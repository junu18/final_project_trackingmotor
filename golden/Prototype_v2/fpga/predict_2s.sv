==> flow/design.v <==
`timescale 1ns / 1ps
module enemy_predict_2s (
    input logic clk,
    input logic reset,
    input logic [15:0] x_meas_now,
    input logic [15:0] y_meas_now,
    input logic        red_detect_in,
    output logic [15:0] x_predict_out,
    output logic [15:0] y_predict_out,
    output logic        vir_red_detect
);
    localparam int X_MAX = 639;
    localparam int Y_MAX = 479;
    localparam int CENTER_X = 319;
    localparam int CENTER_Y = 239;
    localparam int SAMPLE_PERIOD = (100_000_000/1000) * 200;  
    localparam int GIVEUP_CNT = 10;
    localparam int VMAX = 16;   
    localparam int V_EMA_SHIFT = 3;   
    localparam int DECAY_SHIFT   = 4;  
    localparam int CNT_WIDTH = $clog2(SAMPLE_PERIOD);
    localparam int MISS_WIDTH = $clog2(GIVEUP_CNT + 1);
    logic [CNT_WIDTH-1:0] tick_cnt;
    logic sampling_time;
    always_ff @(posedge clk, posedge reset) begin
        if (reset) begin
            tick_cnt      <= '0;
            sampling_time <= 1'b0;
        end else begin
            if (tick_cnt == SAMPLE_PERIOD - 1) begin
                tick_cnt      <= '0;
                sampling_time <= 1'b1;
            end else begin
                tick_cnt      <= tick_cnt + 1'b1;
                sampling_time <= 1'b0;
            end
        end
    end
    logic [15:0] x_out, y_out;   
    logic [15:0] x_meas_prev, y_meas_prev;   
    logic signed [15:0] vx, vy;
    logic prev_detect_valid;   
    logic [MISS_WIDTH-1:0] miss_cnt;
    logic virtual_track;
    always_ff @(posedge clk, posedge reset) begin
        if (reset) begin
            x_out             <= CENTER_X[15:0];
            y_out             <= CENTER_Y[15:0];
            x_meas_prev       <= 16'd0;
            y_meas_prev       <= 16'd0;
            prev_detect_valid <= 1'b0;
            vx                <= '0;
            vy                <= '0;
            miss_cnt          <= '0;
            virtual_track     <= 1'b0;
        end else begin
            if (sampling_time) begin   
                if (red_detect_in) begin
                    x_out <= x_meas_now;
                    y_out <= y_meas_now;
                    if (prev_detect_valid) begin
                        logic signed [15:0] vx_meas, vy_meas;
                        logic signed [15:0] vx_adjusted, vy_adjusted;
                        vx_meas = $signed(x_meas_now) -
                            $signed(x_meas_prev);   
                        vy_meas = $signed(y_meas_now) - $signed(y_meas_prev);
                        if (vx_meas > $signed(VMAX))        
                            vx_adjusted = $signed(VMAX);
                        else if (vx_meas < -$signed(VMAX))
                            vx_adjusted = -$signed(VMAX);
                        else vx_adjusted = vx_meas;
                        if (vy_meas > $signed(VMAX))
                            vy_adjusted = $signed(VMAX);
                        else if (vy_meas < -$signed(VMAX))
                            vy_adjusted = -$signed(VMAX);
                        else vy_adjusted = vy_meas;
                        vx <= vx + ((vx_adjusted - vx) >>> V_EMA_SHIFT);
                        vy <= vy + ((vy_adjusted - vy) >>> V_EMA_SHIFT);
                    end else begin
                        vx <= '0;
                        vy <= '0;
                    end
                    x_meas_prev       <= x_meas_now;
                    y_meas_prev       <= y_meas_now;
                    prev_detect_valid <= 1'b1;
                    miss_cnt          <= '0;
                    virtual_track     <= 1'b1;
                end else begin   
                    prev_detect_valid <= 1'b0;
                    if (virtual_track) begin
                        if (miss_cnt < GIVEUP_CNT[MISS_WIDTH-1:0]) begin  
                            logic signed [15:0] vx_c, vy_c;
                            int x_next, y_next;
                            logic [MISS_WIDTH-1:0] miss_next;
                            if (vx > $signed(VMAX)) vx_c = $signed(VMAX);
                            else if (vx < -$signed(VMAX)) vx_c = -$signed(VMAX);
                            else vx_c = vx;
                            if (vy > $signed(VMAX)) vy_c = $signed(VMAX);
                            else if (vy < -$signed(VMAX)) vy_c = -$signed(VMAX);
                            else vy_c = vy;
                            x_next = $signed({1'b0, x_out}) + vx_c;
                            y_next = $signed({1'b0, y_out}) + vy_c;
                            if (x_next < 0) x_out <= 16'd0;
                            else if (x_next > X_MAX) x_out <= X_MAX[15:0];
                            else x_out <= x_next[15:0];
                            if (y_next < 0) y_out <= 16'd0;
                            else if (y_next > Y_MAX) y_out <= Y_MAX[15:0];
                            else y_out <= y_next[15:0];
                            vx <= vx - (vx >>> DECAY_SHIFT);
                            vy <= vy - (vy >>> DECAY_SHIFT);
                            miss_next = miss_cnt + 1'b1;
                            miss_cnt <= miss_next;
                            if (miss_next >= GIVEUP_CNT[MISS_WIDTH-1:0]) begin
                                virtual_track <= 1'b0;
                                vx            <= '0;
                                vy            <= '0;
                                x_out         <= CENTER_X[15:0];
                                y_out         <= CENTER_Y[15:0];
                                miss_cnt      <= GIVEUP_CNT[MISS_WIDTH-1:0];
                            end
                        end else begin  
                            virtual_track <= 1'b0;
                            vx            <= '0;
                            vy            <= '0;
                            x_out         <= CENTER_X[15:0];
                            y_out         <= CENTER_Y[15:0];
                        end
                    end else begin
                        x_out <= CENTER_X[15:0];
                        y_out <= CENTER_Y[15:0];
                    end
                end
            end
        end
    end
    always_comb begin
        vir_red_detect = virtual_track;
        if (virtual_track) begin
            x_predict_out = x_out;
            y_predict_out = y_out;
        end else begin
            x_predict_out = CENTER_X[15:0];
            y_predict_out = CENTER_Y[15:0];
        end
    end
endmodule
Reports on enemy_predict_2s. Tool output for the design above, in the order of the flow. Line numbers count from 1 in the design file above. Operators carry their Yosys type and port widths (W data, S select, Z words). Cell names lack the library's common part. A cell with -- has no value.

Top module: enemy_predict_2s. Clock input: clk. Library: sky130hd. Library corner: tt_025C_1v80.

Elaborated design. Yosys after proc, flatten, opt, wreduce and memory -nomap, before mapping. Memory bits, and registers merged into a memory's read port (data or address), are not among the register bits. Print and check cells are not counted. Equal cells are merged and count once.

Bits in registers: 128.

$add $sub $neg: 12. The entry for eq/ne operators reads 1. The figure for muxes and demuxes is 57. Under $lt $le $gt $ge stands 14. The entry for reduce/logical cells reads 5.

Operator list (number): $mux W16 (46); $sub A16 B16 Y16 (4); $lt A16 B5 Y1 const B (4); $gt A16 B6 Y1 const B (4); $add A17 B16 Y18 (2); $lt A18 B1 Y1 const B (2); $sub A16 B12 Y16 (2); $add A16 B13 Y16 (2); $add A25 B1 Y25 const B (1); $eq A25 B25 Y1 const B (1); $mux W25 (1); $gt A18 B10 Y1 const B (1); $gt A18 B11 Y1 const B (1); $mux W4 (4); $mux W1 (6); $reduce_and A2 Y1 (2); $reduce_bool A2 Y1 (2); $add A4 B1 Y4 const B (1); $ge A4 B4 Y1 const B (1); $lt A4 B4 Y1 const B (1); $reduce_and A3 Y1 (1).

Longest topological paths. Yosys ltp: most cells in a row. Word level: on the elaborated netlist, between registers, memories and ports. Mapped: between sequential cells and ports; inverters and the memories' decode and read muxes count.

Under word-level depth stands 15. For ABC_AREA the number is 1. Mapped depth: 46.

Synthesis result. The flow's flattened synthesis, as Yosys stat reports it; memories are mapped. The netlist is that of the ABC_AREA named above (0 if unset); the other value can give another one.

The figure for buffer cells is 33. Flip-flops: 128. The entry for cell area after synthesis reads 14247.4 µm². The figure for sequential area is 3220.6 µm². Under cell count stands 2176.

Cells by type: dfrtp_1 (number 114, area in all 2.85E+03 µm²); ha_1 (number 167, area in all 2.09E+03 µm²); nand2_1 (number 535, area in all 2.01E+03 µm²); inv_1 (number 356, area in all 1.34E+03 µm²); a21oi_1 (number 187, area in all 935.898 µm²); o21ai_0 (number 149, area in all 745.715 µm²); nand3_1 (number 127, area in all 635.61 µm²); nor2_1 (number 153, area in all 574.301 µm²); xor2_1 (number 49, area in all 429.162 µm²); dfstp_2 (number 14, area in all 367.853 µm²); a31oi_1 (number 31, area in all 193.936 µm²); xnor2_1 (number 22, area in all 192.685 µm²); nor3_1 (number 35, area in all 175.168 µm²); fa_1 (number 8, area in all 160.154 µm²); nand4_1 (number 23, area in all 143.888 µm²); clkbuf_1 (number 32, area in all 120.115 µm²); nand2_2 (number 19, area in all 118.864 µm²); nor4_1 (number 19, area in all 118.864 µm²).

Other cell types: 36; their cells: 136.

Timing after synthesis. OpenSTA on the mapped netlist: ideal clock, no wires. The path of least setup slack (recovery checks aside). Input and output delay are each 20% of the period. Register names are those of the netlist, which keeps one name where synthesis merged equal registers.

Kind: input to register. From: in x_meas_now[0]. To: reg vx[15]. External input delay: 1.604 ns. The entry for launch time at the first pin reads 1.604 ns. For library setup time the number is 0.073 ns. Under data arrival time stands 7.159 ns. The figure for driving pins on the path is 38. For setup slack the number is 0.788 ns. For delay of the path the number is 5.628 ns. For period the number is 8.02 ns. The entry for synthesis period reached reads 7.232 ns.

"delay of the path" = arrival - input delay + setup time. "driving pins on the path": output pins that drive a net of the path, with the launching flip-flop's if there is one; two outputs of one cell count as two. "synthesis period reached" is the clock period less the worst setup slack; recovery checks do not enter. This is arithmetic on one report: input and output delays are still those of the set period (20% each). Between the ends stands the longest chain of elaborated cells between them, by number of cells; it is not shown to be the way that was timed. Of several equally long chains one is given. Each line given opens the expression or statement behind the cell; cells for indexed reads and writes are added by Yosys, which also makes memories of some case tables. At most two assigning lines are given for a register; there are more.

Path through: inv_1 ha_1 inv_1 fa_1 nand2_1 nand2_2 nand3_1 nand2_1 nand2_1 nand2_1 nor4_1 nand4_1 or4_1 ha_1 clkinv_1 a21oi_1 ha_1 a21oi_1 [... 2 more ...] nand2_4 a21oi_1 o31ai_2 xor2_1 ha_1 inv_1 nor4_1 nand2_1 and3_1 or2_2 a31oi_1 and2_1 nor2_1 o21bai_1 inv_1 nand2_1 nand3_1 a21oi_2. The entry for cells in the longest elaborated chain reads 11.

RTL lines, path after synthesis: start: declaration (line 5) `input logic [15:0] x_meas_now,`; $sub A16 B16 Y16 (line 64) `vx_meas = $signed(x_meas_now) -`; $lt A16 B5 Y1 (line 69) `else if (vx_meas < -$signed(VMAX))`; $mux W16 (line 69); $mux W16 (line 67) `if (vx_meas > $signed(VMAX))`; $mux W16 (line 61) `if (prev_detect_valid) begin`; $mux W16 (line 58) `if (red_detect_in) begin`; $mux W16 (line 57) `if (sampling_time) begin`; $sub A16 B16 Y16 (line 77) `vx <= vx + ((vx_adjusted - vx) >>> V_EMA_SHIFT);`; $add A16 B13 Y16 (line 77); $mux W16 (line 61); $mux W16 (line 58); end: assignment (line 77); end: assignment (line 109) `vx <= vx - (vx >>> DECAY_SHIFT);`; end: declaration (line 41) `logic signed [15:0] vx, vy;`.

Subject: flow runs of enemy_predict_2s

Hi,

Settings of 2 stored flow runs for module enemy_predict_2s (sky130hd), not sorted in any way. The constraints put input and output delay at 20% of the set period each and load the outputs with 0.01 pF.

Files of run 1:
==> flow/run.sh <==
#!/bin/bash
# the make line also repeats the synthesis and layout settings of config.mk as NAME=value (left out here)
make -C /OpenROAD-flow-scripts/flow DESIGN_CONFIG=/design/flow/config.mk WORK_HOME=/design/flow/orfs CLKGATE_MAP_FILE= finish
==> flow/config.mk <==
export PLATFORM = sky130hd
export DESIGN_NAME = enemy_predict_2s
export DESIGN_NICKNAME = enemy_predict_2s
export VERILOG_FILES = /design/flow/design.v
export SDC_FILE = /design/flow/constraint.sdc
export NUM_CORES = 4
export LEC_CHECK = 0
export ABC_AREA = 1
export CAP_MARGIN = 20
export CELL_PAD_IN_SITES_DETAIL_PLACEMENT = 0
export CELL_PAD_IN_SITES_GLOBAL_PLACEMENT = 3
export CORE_MARGIN = 2
export CORE_UTILIZATION = 70
export GPL_ROUTABILITY_DRIVEN = 0
export MIN_ROUTING_LAYER = met1
export SETUP_SLACK_MARGIN = 3.79
export SLEW_MARGIN = 25
==> flow/constraint.sdc <==
create_clock -name core_clock -period 16.8 [get_ports {clk}]
set_input_delay 3.3600 -clock core_clock [delete_from_list [all_inputs] [get_ports {clk}]]
set_output_delay 3.3600 -clock core_clock [all_outputs]
set_load 0.01 [all_outputs]

Outcome of run 1: unfinished; error GPL-0301 in placement.

Files of run 2:
==> flow/run.sh <==
#!/bin/bash
# the make line also repeats the synthesis and layout settings of config.mk as NAME=value (left out here)
make -C /OpenROAD-flow-scripts/flow DESIGN_CONFIG=/design/flow/config.mk WORK_HOME=/design/flow/orfs CLKGATE_MAP_FILE= finish
==> flow/config.mk <==
export PLATFORM = sky130hd
export DESIGN_NAME = enemy_predict_2s
export DESIGN_NICKNAME = enemy_predict_2s
export VERILOG_FILES = /design/flow/design.v
export SDC_FILE = /design/flow/constraint.sdc
export NUM_CORES = 4
export LEC_CHECK = 0
export CAP_MARGIN = 20
export CORE_MARGIN = 2
export CORE_UTILIZATION = 72
export CTS_CLUSTER_SIZE = 57
export GPL_ROUTABILITY_DRIVEN = 0
export MIN_ROUTING_LAYER = met2
export PLACE_DENSITY = 0.5
export SETUP_SLACK_MARGIN = 2.14
export SLEW_MARGIN = 30
==> flow/constraint.sdc <==
create_clock -name core_clock -period 8.27 [get_ports {clk}]
set_input_delay 1.6540 -clock core_clock [delete_from_list [all_inputs] [get_ports {clk}]]
set_output_delay 1.6540 -clock core_clock [all_outputs]
set_load 0.01 [all_outputs]

Outcome of run 2: unfinished; error GRT-0116 in routing.

Regards
