==> flow/design.v <==
`timescale 1ns / 1ps
module ps2_rx (
    input  clk,
    input  reset,
    inout  ps2clk,
    inout  ps2data,
    output rx_done,
    output [7:0] valid_data,
    output debug_ps2clk,
    output debug_ps2data
);
    reg ps2clk_sync0, ps2clk_sync1, ps2clk_sync2;
    wire ps2clk_rising, ps2clk_falling;
    reg ps2data_sync0, ps2data_sync1, ps2data_sync2;
    wire ps2data_rising, ps2data_falling;
    always @(posedge clk, posedge reset) begin
        if (reset) begin
            ps2clk_sync0  <= 1'b1;
            ps2clk_sync1  <= 1'b1;
            ps2clk_sync2  <= 1'b1;
            ps2data_sync0 <= 1'b1;
            ps2data_sync1 <= 1'b1;
            ps2data_sync2 <= 1'b1;
        end else begin
            ps2clk_sync0  <= ps2clk;
            ps2clk_sync1  <= ps2clk_sync0;
            ps2clk_sync2  <= ps2clk_sync1;
            ps2data_sync0 <= ps2data;
            ps2data_sync1 <= ps2data_sync0;
            ps2data_sync2 <= ps2data_sync1;
        end
    end
    assign ps2clk_rising = ps2clk_sync1 & ~(ps2clk_sync2);
    assign ps2clk_falling = ~(ps2clk_sync1) & ps2clk_sync2;
    assign ps2data_rising = ps2data_sync1 & ~(ps2data_sync2);
    assign ps2data_falling = ~(ps2data_sync1) & ps2data_sync2;
    localparam RX_IDLE = 3, RX_DATA = 2, RX_PARITY = 1, RX_STOP = 0;
    reg [2:0] state_reg, state_next;
    reg [3:0] tick_cnt_reg, tick_cnt_next;
    reg [2:0] bit_cnt_reg, bit_cnt_next;
    reg [3:0] parity_cnt_reg, parity_cnt_next;
    reg [7:0] rx_data_reg, rx_data_next;
    reg [7:0] rx_buffer_reg, rx_buffer_next;
    reg rx_done_reg, rx_done_next;
    assign rx_done = rx_done_reg;
    assign valid_data  = rx_buffer_reg;
    assign debug_ps2clk = ps2clk;
    assign debug_ps2data = ps2data;
    always @(posedge clk, posedge reset) begin
        if (reset) begin
            state_reg        <= RX_IDLE;
            tick_cnt_reg     <= 0;
            bit_cnt_reg      <= 0;
            rx_data_reg      <= 0;
            rx_done_reg      <= 1'b0;
            rx_buffer_reg    <= 1'b0;
            parity_cnt_reg   <= 0;
        end else begin
            state_reg        <= state_next;
            tick_cnt_reg     <= tick_cnt_next;
            bit_cnt_reg      <= bit_cnt_next;
            rx_data_reg      <= rx_data_next;
            rx_done_reg      <= rx_done_next;
            rx_buffer_reg    <= rx_buffer_next;
            parity_cnt_reg   <= parity_cnt_next;
        end
    end
    always @(*) begin
        state_next        = state_reg;
        tick_cnt_next     = tick_cnt_reg;
        bit_cnt_next      = bit_cnt_reg;
        rx_data_next      = rx_data_reg;
        rx_done_next      = rx_done_reg;
        rx_buffer_next    = rx_buffer_reg;
        parity_cnt_next   = parity_cnt_reg;
        case (state_reg)
            RX_IDLE: begin
                rx_done_next = 1'b0;
                if (ps2clk_falling && ~ps2data_sync2) begin
                    bit_cnt_next    = 0;
                    tick_cnt_next   = 0;
                    parity_cnt_next = 0;
                    state_next      = RX_DATA;
                end
            end
            RX_DATA: begin
                if (ps2clk_falling) begin
                    if (ps2data_sync2 == 1) begin
                        parity_cnt_next = parity_cnt_reg + 1;
                    end
                    rx_data_next = {ps2data_sync2, rx_data_reg[7:1]};
                    if (bit_cnt_reg == 7) begin
                        state_next = RX_PARITY;
                    end else begin
                        bit_cnt_next = bit_cnt_reg + 1;
                    end
                end
            end
            RX_PARITY: begin
                if (ps2clk_falling) begin
                    if ((parity_cnt_reg[0] ^ ps2data_sync2) == 1'b1) begin
                        state_next = RX_STOP;
                    end else begin   
                        state_next = RX_IDLE;
                    end
                end
            end
            RX_STOP: begin
                if (ps2clk_falling && ps2data_sync2) begin
                    rx_done_next = 1'b1;
                    rx_buffer_next = rx_data_reg;
                    state_next = RX_IDLE;
                end
            end
        endcase
    end
endmodule
==> From RTL to reports: ps2_rx <==
Tool output for the design above, in the order of the flow.
Line numbers count from 1 in the design file above.
Operators: Yosys type, input widths -> output width; for muxes data width and select width s.
Library cell names are shortened.
{ "design": {"top": "ps2_rx", "clock_port": "clk", "library": "sky130hd", "pvt_corner": "tt_025C_1v80"} }

==> After elaboration <==
Counts by Yosys on the flattened word-level netlist (proc, flatten, opt, wreduce; memories kept). Register bits leave out memories and registers merged into their read ports (data or address). Print and check cells are left out. Cells with the same type and inputs are merged into one.
{ "op_classes": {"add_sub_neg": 2, "equal": 11, "mux": 17, "logic": 4, "reduce_and_logical": 12} }
{ "ops": {"columns": ["op", "n"], "rows": [
  ["$mux 3", 8],
  ["$ne 2x2->1 const B", 7],
  ["$pmux 3 s4", 1],
  ["$mux 4", 3],
  ["$reduce_and 4->1", 2],
  ["$pmux 4 s2", 1],
  ["$reduce_and 2->1", 3],
  ["$eq 3x2->1 const B", 2],
  ["$reduce_and 6->1", 1],
  ["$pmux 3 s2", 1],
  ["$reduce_bool 2->1", 2],
  ["$add 4x1->4 const B", 1],
  ["$reduce_bool 4->1", 1],
  ["$add 3x1->3 const B", 1],
  ["$eq 3x1->1 const B", 1],
  ["$eq 3x3->1 const B", 1],
  ["$logic_not 3->1", 1],
  ["$logic_and 1x1->1", 2],
  ["$not 1->1", 2],
  ["$pmux 1 s2", 1],
  ["$mux 2", 1],
  ["$and 1x1->1", 1],
  ["$xor 1x1->1", 1],
  ["$mux 1", 1]
]} }
{ "word_totals": {"regBits": 33, "word_cells": 58} }

==> Logic depth <==
Depth = most cells in a row (Yosys ltp): at word level without a register or memory, in the mapped netlist without a sequential cell, where the memories' decode and read muxes count.
{ "logic_depth": {"ltp_word": 5, "abc_area": 0, "mapped_depth": 5, "mapped_depth_nobuf": 5} }

==> After synthesis <==
The flow's flattened synthesis, as Yosys stat reports it; memories are mapped. The netlist is that of the ABC_AREA named above (0 if unset); the other value can give another one.
{ "synth_totals": {"mapped_cells": 91, "mapped_area_um2": 1295.0, "ff_cells": 31, "n_buf": 5} }
{ "types": {"columns": ["cell", "n", "type_area_um2"], "rows": [
  ["dfrtp_1", 24, 600.576],
  ["dfstp_2", 7, 183.926],
  ["mux2_2", 16, 180.173],
  ["mux2i_1", 4, 40.038],
  ["o2111ai_4", 1, 26.275],
  ["ha_1", 2, 25.024],
  ["inv_1", 6, 22.522],
  ["nand2_1", 6, 22.522],
  ["nand3_4", 1, 17.517],
  ["buf_4", 2, 15.014],
  ["mux2_4", 1, 15.014],
  ["a31oi_1", 2, 12.512],
  ["and4bb_2", 1, 12.512],
  ["buf_6", 1, 11.261],
  ["nand4bb_1", 1, 11.261],
  ["a21bo_2", 1, 10.01],
  ["a21oi_1", 2, 10.01],
  ["buf_2", 2, 10.01]
]} }
Not listed: further types 10, cells in them 11.

==> Worst setup path after synthesis <==
OpenSTA on the mapped netlist: ideal clock, no wires. The path of least setup slack (recovery checks aside). Input and output delay are each 20% of the period. Register names are those of the netlist, which keeps one name where synthesis merged equal registers.
{ "synth_path": {"kind": "flip-flop to flip-flop", "start": "reg bit_cnt_reg[0]", "end": "reg bit_cnt_reg[0]", "period_ns": 1.42, "setup_time_ns": 0.125, "t_first_pin_ns": 0.000, "arrival_time_ns": 1.319, "path_slack_ns": -0.024, "path_delay_ns": 1.444, "path_stages": 6, "synth_period_reached_ns": 1.444} }
"path_delay_ns" is the arrival time less input delay plus setup time.
"path_stages": output pins that drive a net of the path, with the launching flip-flop's if there is one; two outputs of one cell count as two.
"synth_period_reached_ns" is the clock period less the worst setup slack; recovery checks do not enter. This is arithmetic on one report: input and output delays are still those of the set period (20% each).
Between the ends stands the longest chain of elaborated cells between them, by number of cells; it is not shown to be the way that was timed. Of several equally long chains one is given.
Each line given opens the expression or statement behind the cell; cells for indexed reads and writes are added by Yosys, which also makes memories of some case tables.
{ "synth_between": {"cell_sequence": "dfrtp_1 -> ha_1 -> ha_1 -> nand2_1 -> o2111ai_4 -> mux2_4", "elab_chain_cells": 4} }
{ "synth_rtl": {"columns": ["item", "line", "rtl"], "rows": [
  ["start, declared", 40, "reg [2:0] bit_cnt_reg, bit_cnt_next;"],
  ["start, assigned", 53, "bit_cnt_reg      <= 0;"],
  ["start, assigned", 61, "bit_cnt_reg      <= bit_cnt_next;"],
  ["$add 3x1->3", 95, "bit_cnt_next = bit_cnt_reg + 1;"],
  ["$mux 3", 92, "if (bit_cnt_reg == 7) begin"],
  ["$mux 3", 87, "if (ps2clk_falling) begin"],
  ["$pmux 3 s2", 76, "case (state_reg)"],
  ["end, assigned", 53, null],
  ["end, assigned", 61, null],
  ["end, declared", 40, null]
]} }

Appendix: runs

Stored flow runs of ps2_rx (2 of them; Yosys, OpenROAD, sky130hd). They differ in their settings and are not a sequence. Constraints: input delay and output delay 20% of the set period each, output load 0.01 pF.

settings of entry A
{
  "period_ns": 2.31,
  "CAP_MARGIN": 20,
  "CORE_MARGIN": 2,
  "CORE_UTILIZATION": 40,
  "SLEW_MARGIN": 20
}
report of entry A: did not finish, route, RSZ-0074

settings of entry B
{
  "period_ns": 1.1,
  "CORE_UTILIZATION": 46,
  "SETUP_SLACK_MARGIN": 0.3,
  "PLACE_DENSITY_LB_ADDON": 0.09,
  "MIN_ROUTING_LAYER": "met2",
  "MAX_ROUTING_LAYER": "met5",
  "CAP_MARGIN": 20,
  "CORE_MARGIN": 2,
  "SLEW_MARGIN": 20
}
report of entry B: did not finish, route, RSZ-0074
